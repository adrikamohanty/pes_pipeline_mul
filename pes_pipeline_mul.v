==> flow/design.v <==
module pes_pipeline_mul(clk, rst,A, B, F);
   input clk, rst;
   input [31:0]A;
   input [31:0]B;
   output [31:0]F;
   reg [31:0]F;
reg [62:0] P1;
reg [66:0] P2;
reg [31:0] P3;
initial
begin	
	P1 = 0;
	P2 = 0;
	P3 = 0;
end
wire [1:0]sign;
wire [49:0]mantissa;
assign sign = A[31]+B[31];
always @ ( posedge clk )
begin
	P1[0] <= (sign == 1'b1) ? 1'b1 : 1'b0;
	P1[31:1] <= A[30:0];
	P1[62:32] <= B[30:0];
	P2[0] <= P1[0];
	P2[50:1] <= P1[23:1] * P1[54:32];
	P2[58:51] <= P1[31:24];
	P2[66:59] <= P1[62:55];
	P3[0] <= P2[0];
	if(P2[50:24] == 0) begin
	   P3[23:1] = P2[23:1];
	   P3[31:24] = P2[58:51] + P2[66:59] - 8'b01111111 + 8'h00;
	end
	else if(P2[50] == 1) begin
	   P3[23:1] = P2[49:27];
	   P3[31:24] = P2[58:51] + P2[66:59] - 8'b01111111 + 8'h1a;
	end
	else if(P2[49] == 1) begin
	   P3[23:1] = P2[48:26];
	   P3[31:24] = P2[58:51] + P2[66:59] - 8'b01111111 + 8'h19;
	end
	else if(P2[48] == 1) begin
	   P3[23:1] = P2[47:25];
	   P3[31:24] = P2[58:51] + P2[66:59] - 8'b01111111 + 8'h18;
	end
	else if(P2[47] == 1) begin
	   P3[23:1] = P2[46:24];
	   P3[31:24] = P2[58:51] + P2[66:59] - 8'b01111111 + 8'h17;
	end			
	else if(P2[46] == 1) begin
	   P3[23:1] = P2[45:23];
	   P3[31:24] = P2[58:51] + P2[66:59] - 8'b01111111 + 8'h16;
	end	
	else if(P2[45] == 1) begin
	   P3[23:1] = P2[44:22];
	   P3[31:24] = P2[58:51] + P2[66:59] - 8'b01111111 + 8'h15;
	end	
	else if(P2[44] == 1) begin
	   P3[23:1] = P2[43:21];
	   P3[31:24] = P2[58:51] + P2[66:59] - 8'b01111111 + 8'h14;
	end
	else if(P2[43] == 1) begin
	   P3[23:1] = P2[42:20];
	   P3[31:24] = P2[58:51] + P2[66:59] - 8'b01111111 + 8'h13;
	end
	else if(P2[42] == 1) begin
	   P3[23:1] = P2[41:19];
	   P3[31:24] = P2[58:51] + P2[66:59] - 8'b01111111 + 8'h12;
	end
	else if(P2[41] == 1) begin
	   P3[23:1] = P2[40:18];
	   P3[31:24] = P2[58:51] + P2[66:59] - 8'b01111111 + 8'h11;
	end
	else if(P2[40] == 1) begin
	   P3[23:1] = P2[39:17];
	   P3[31:24] = P2[58:51] + P2[66:59] - 8'b01111111 + 8'h10;
	end
	else if(P2[39] == 1) begin
	   P3[23:1] = P2[38:16];
	   P3[31:24] = P2[58:51] + P2[66:59] - 8'b01111111 + 8'h0f;
	end
	else if(P2[38] == 1) begin
	   P3[23:1] = P2[37:15];
	   P3[31:24] = P2[58:51] + P2[66:59] - 8'b01111111 + 8'h0e;
	end
	else if(P2[37] == 1) begin
	   P3[23:1] = P2[36:14];
	   P3[31:24] = P2[58:51] + P2[66:59] - 8'b01111111 + 8'h0d;
	end
	else if(P2[36] == 1) begin
	   P3[23:1] = P2[35:13];
	   P3[31:24] = P2[58:51] + P2[66:59] - 8'b01111111 + 8'h0c;
	end
	else if(P2[35] == 1) begin
	   P3[23:1] = P2[34:12];
	   P3[31:24] = P2[58:51] + P2[66:59] - 8'b01111111 + 8'h0b;
	end
	else if(P2[34] == 1) begin
	   P3[23:1] = P2[33:11];
	   P3[31:24] = P2[58:51] + P2[66:59] - 8'b01111111 + 8'h0a;
	end
	else if(P2[33] == 1) begin
	   P3[23:1] = P2[32:10];
	   P3[31:24] = P2[58:51] + P2[66:59] - 8'b01111111 + 8'h09;
	end
	else if(P2[32] == 1) begin
	   P3[23:1] = P2[31:09];
	   P3[31:24] = P2[58:51] + P2[66:59] - 8'b01111111 + 8'h08;
	end
	else if(P2[31] == 1) begin
	   P3[23:1] = P2[30:08];
	   P3[31:24] = P2[58:51] + P2[66:59] - 8'b01111111 + 8'h07;
	end
	else if(P2[30] == 1) begin
	   P3[23:1] = P2[29:07];
	   P3[31:24] = P2[58:51] + P2[66:59] - 8'b01111111 + 8'h06;
	end
	else if(P2[29] == 1) begin
	   P3[23:1] = P2[28:06];
	   P3[31:24] = P2[58:51] + P2[66:59] - 8'b01111111 + 8'h05;
	end
	else if(P2[28] == 1) begin
	   P3[23:1] = P2[27:05];
	   P3[31:24] = P2[58:51] + P2[66:59] - 8'b01111111 + 8'h04;
	end
	else if(P2[27] == 1) begin
	   P3[23:1] = P2[26:04];
	   P3[31:24] = P2[58:51] + P2[66:59] - 8'b01111111 + 8'h03;
	end
	else if(P2[26] == 1) begin
	   P3[23:1] = P2[25:03];
	   P3[31:24] = P2[58:51] + P2[66:59] - 8'b01111111 + 8'h02;
	end
	else begin
	   P3[23:1] = P2[24:02];
	   P3[31:24] = P2[58:51] + P2[66:59] - 8'b01111111 + 8'h01;
	end
	F[31] <= P3[0];
	F[30:0] <= P3[31:1];
end
endmodule
## Step by step through the tools: pes_pipeline_mul

The steps from the RTL of pes_pipeline_mul to its reports follow in flow order.
Line numbers count from 1 in the design file above.
Library cell names are shortened.
The mark n/a stands for no value.

| inputs | value |
|---|---|
| top | pes_pipeline_mul |
| clock input | clk |
| cell library | sky130hd |
| corner | tt_025C_1v80 |

## After elaboration

Source: Yosys, flattened and elaborated, memories not mapped. Widths are those after wreduce; folded enables and synchronous resets count as part of the registers. Registers that Yosys merges into a memory's read port (data or address) are not register bits. Print and check cells do not count. Equal cells are merged and count once.

| cells by class | value |
|---|---|
| add/subtract/negate cells | 29 |
| $mul | 1 |
| div/mod/pow operators | 0 |
| $lt $le $gt $ge | 0 |
| equal/unequal tests | 1 |
| shift-type cells | 0 |
| mux-type cells | 53 |
| bitwise logic cells | 0 |
| reductions and logical operators | 1 |

Operator list:

| cell | count |
|---|---|
| multiplier 23 x 23 -> 46 bit | 1 |
| two-way mux 23 bit | 26 |
| two-way mux 8 bit | 26 |
| adder 8 x 5 -> 8 bit with constant B | 11 |
| adder 8 x 4 -> 8 bit with constant B | 8 |
| adder 8 x 3 -> 8 bit with constant B | 4 |
| logical NOT 27 bit | 1 |
| adder 8 x 2 -> 8 bit with constant B | 2 |
| adder 8 x 1 -> 8 bit with constant B | 1 |
| subtractor 8 x 7 -> 8 bit with constant B | 1 |
| adder 8 bit | 1 |
| adder 1 x 1 -> 2 bit | 1 |
| equality test 2 x 1 -> 1 bit with constant B | 1 |
| two-way mux 1 bit | 1 |

| word-level totals | value |
|---|---|
| register bits | 163 |
| bits in latches | 0 |
| bits in writable memories | 0 |
| ROM bits | 0 |
| clocked read ports x word width | 0 |
| memory cells | 0 |
| bits of input ports | 66 |
| output and inout port bits | 32 |
| elaborated cells | 89 |

## Depth

Depth = most cells in a row (Yosys ltp): at word level without a register or memory, in the mapped netlist without a sequential cell, where the memories' decode and read muxes count.

| depth | value |
|---|---|
| word-level depth | 29 |
| ABC_AREA | 0 |
| depth in mapped cells | 26 |
| mapped depth without buffers | 25 |

## Netlist

The flow's flattened synthesis, as Yosys stat reports it; memories are mapped. The netlist is that of the ABC_AREA named above (0 if unset); the other value can give another one.

| mapped netlist | value |
|---|---|
| cell count | 3415 |
| synthesis area | 28179.5 sq um |
| area of sequential cells | 3183.1 sq um |
| flip-flop cells | 159 |
| buffer cells | 268 |

Cell types:

| cell type | count | area in all (sq um) |
|---|---|---|
| fa_1 | 439 | 8.79E+03 |
| dfxtp_1 | 159 | 3.18E+03 |
| ha_1 | 203 | 2.54E+03 |
| inv_1 | 543 | 2.04E+03 |
| nand2_1 | 443 | 1.66E+03 |
| and2_1 | 230 | 1438.88 |
| a21oi_1 | 192 | 960.922 |
| clkbuf_1 | 222 | 833.299 |
| xnor2_1 | 63 | 551.779 |
| o21ai_0 | 99 | 495.475 |
| nor2_1 | 128 | 480.461 |
| a211oi_1 | 59 | 442.925 |
| a221oi_1 | 38 | 332.819 |
| o31ai_1 | 31 | 232.723 |
| o221ai_1 | 24 | 210.202 |
| o311ai_0 | 24 | 210.202 |
| o211ai_1 | 27 | 202.694 |
| mux2i_1 | 20 | 200.192 |

Other cell types: 67; their cells: 471.

## Timing after synthesis

OpenSTA on the mapped netlist: ideal clock, no wires. The path of least setup slack (recovery checks aside). Input and output delay are each 20% of the period. Register names are those of the netlist, which keeps one name where synthesis merged equal registers.

| timing path after synthesis | value |
|---|---|
| path type | register to register |
| start | register P1[11] |
| end | register P2[45] |
| clock period | 8120 ps |
| time at the first pin | 0 ps |
| data arrival time | 6420 ps |
| path slack | 1628 ps |
| delay of the path | 6492 ps |
| stages | 25 |
| buffers on the path | 1 |
| period reached after synthesis | 6492 ps |

"delay of the path" = arrival - input delay + setup time.
"stages": output pins that drive a net of the path, with the launching flip-flop's if there is one; two outputs of one cell count as two.
"period reached after synthesis" is the clock period less the worst setup slack; recovery checks do not enter. This is arithmetic on one report: input and output delays are still those of the set period (20% each).
Between the ends stands the longest chain of elaborated cells between them, by number of cells; it is not shown to be the way that was timed. Of several equally long chains one is given.
Each line given opens the expression or statement behind the cell; cells for indexed reads and writes are added by Yosys, which also makes memories of some case tables.

| between the ends, after synthesis | value |
|---|---|
| path through | dfxtp_1 clkbuf_1 nand2_1 fa_1 fa_1 inv_1 fa_1 inv_1 fa_1 inv_1 fa_1 fa_1 inv_1 fa_1 inv_1 ha_1 and2_1 or4_1 a211oi_2 a21oi_1 a21oi_1 o41a_2 o211ai_2 a311oi_1 xnor2_1 |
| cells in the longest elaborated chain | 1 |
| elaborated cells on any way between the ends | 1 |
| RTL lines with such cells | 1 |
| classes of those cells | mul (1) |

Ends and longest elaborated chain, after synthesis:

| item | RTL line | RTL |
|---|---|---|
| from (decl) | 7 | `reg [62:0] P1;` |
| from (assign) | 22 | `P1[31:1] <= A[30:0];` |
| multiplier 23 x 23 -> 46 bit | 25 | `P2[50:1] <= P1[23:1] * P1[54:32];` |
| to (assign) | 25 |  |
| to (decl) | 8 | `reg [66:0] P2;` |

## Worst path after layout

Path of least setup slack in the final report of record 1 (OpenROAD, finished layout, wires in). Where an end is a register, its clock arrival counts in the times.
The path's times are printed in steps of 10 ps; the period is the one set.

| timing path after layout | value |
|---|---|
| path type | register to register |
| start | register P1[40] |
| end | register P2[45] |
| clock period | 8940 ps |
| time at the first pin | 490 ps |
| data arrival time | 8240 ps |
| path slack | 1110 ps |
| stages | 23 |
| buffers on the path | 0 |

Between the ends stands the longest chain of elaborated cells between them, by number of cells; it is not shown to be the way that was timed. Of several equally long chains one is given.

| between the ends, after layout | value |
|---|---|
| path through | dfxtp_1 nand2_1 fa_1 inv_1 fa_1 inv_1 fa_1 inv_1 fa_1 fa_1 fa_1 inv_1 fa_1 inv_1 ha_1 a21o_1 a21oi_1 o21ai_0 a21oi_1 o41a_2 o211ai_2 a311oi_1 xnor2_1 |
| cells in the longest elaborated chain | 1 |
| elaborated cells on any way between the ends | 1 |
| RTL lines with such cells | 1 |
| classes of those cells | mul (1) |

Ends and longest elaborated chain, after layout:

| item | RTL line | RTL |
|---|---|---|
| from (decl) | 7 | `reg [62:0] P1;` |
| from (assign) | 23 | `P1[62:32] <= B[30:0];` |
| multiplier 23 x 23 -> 46 bit | 25 | `P2[50:1] <= P1[23:1] * P1[54:32];` |
| to (assign) | 25 |  |
| to (decl) | 8 | `reg [66:0] P2;` |

## Implementation results

Measured results for pes_pipeline_mul: 2 stored runs of the Yosys and OpenROAD flow on sky130hd. The settings differ; the order carries no meaning. The constraints put input and output delay at 20% of the set period each and load the outputs with 0.01 pF.

#### Record 1

| setting | value |
|---|---|
| period_ns | `8.94` |
| CORE_UTILIZATION | `69` |
| PLACE_DENSITY | `0.93` |
| CORE_MARGIN | `2` |
| ABC_AREA | `0` |
| GPL_ROUTABILITY_DRIVEN | `1` |
| CTS_CLUSTER_SIZE | `91` |
| CAP_MARGIN | `20` |
| SLEW_MARGIN | `30` |
| MIN_ROUTING_LAYER | `met1` |
| MAX_ROUTING_LAYER | `met5` |

| result | value |
|---|---|
| standard-cell area of the final layout | 29912.4 sq um |
| netlist area reported by Yosys | 28179.5 sq um |
| die area | 42473.1 sq um |
| setup slack of the worst path | 1115 ps |
| utilization | 73.8% |

#### Record 2

| setting | value |
|---|---|
| period_ns | `5.5` |
| CORE_UTILIZATION | `64` |
| SETUP_SLACK_MARGIN | `0.81` |
| PLACE_DENSITY_LB_ADDON | `0.19` |
| CORE_ASPECT_RATIO | `1.02` |
| CELL_PAD_IN_SITES_GLOBAL_PLACEMENT | `2` |
| CELL_PAD_IN_SITES_DETAIL_PLACEMENT | `0` |
| CAP_MARGIN | `30` |
| MIN_ROUTING_LAYER | `met1` |
| MAX_ROUTING_LAYER | `met4` |
| CORE_MARGIN | `2` |
| SLEW_MARGIN | `20` |

Unfinished; error FLW-0024 in placement.
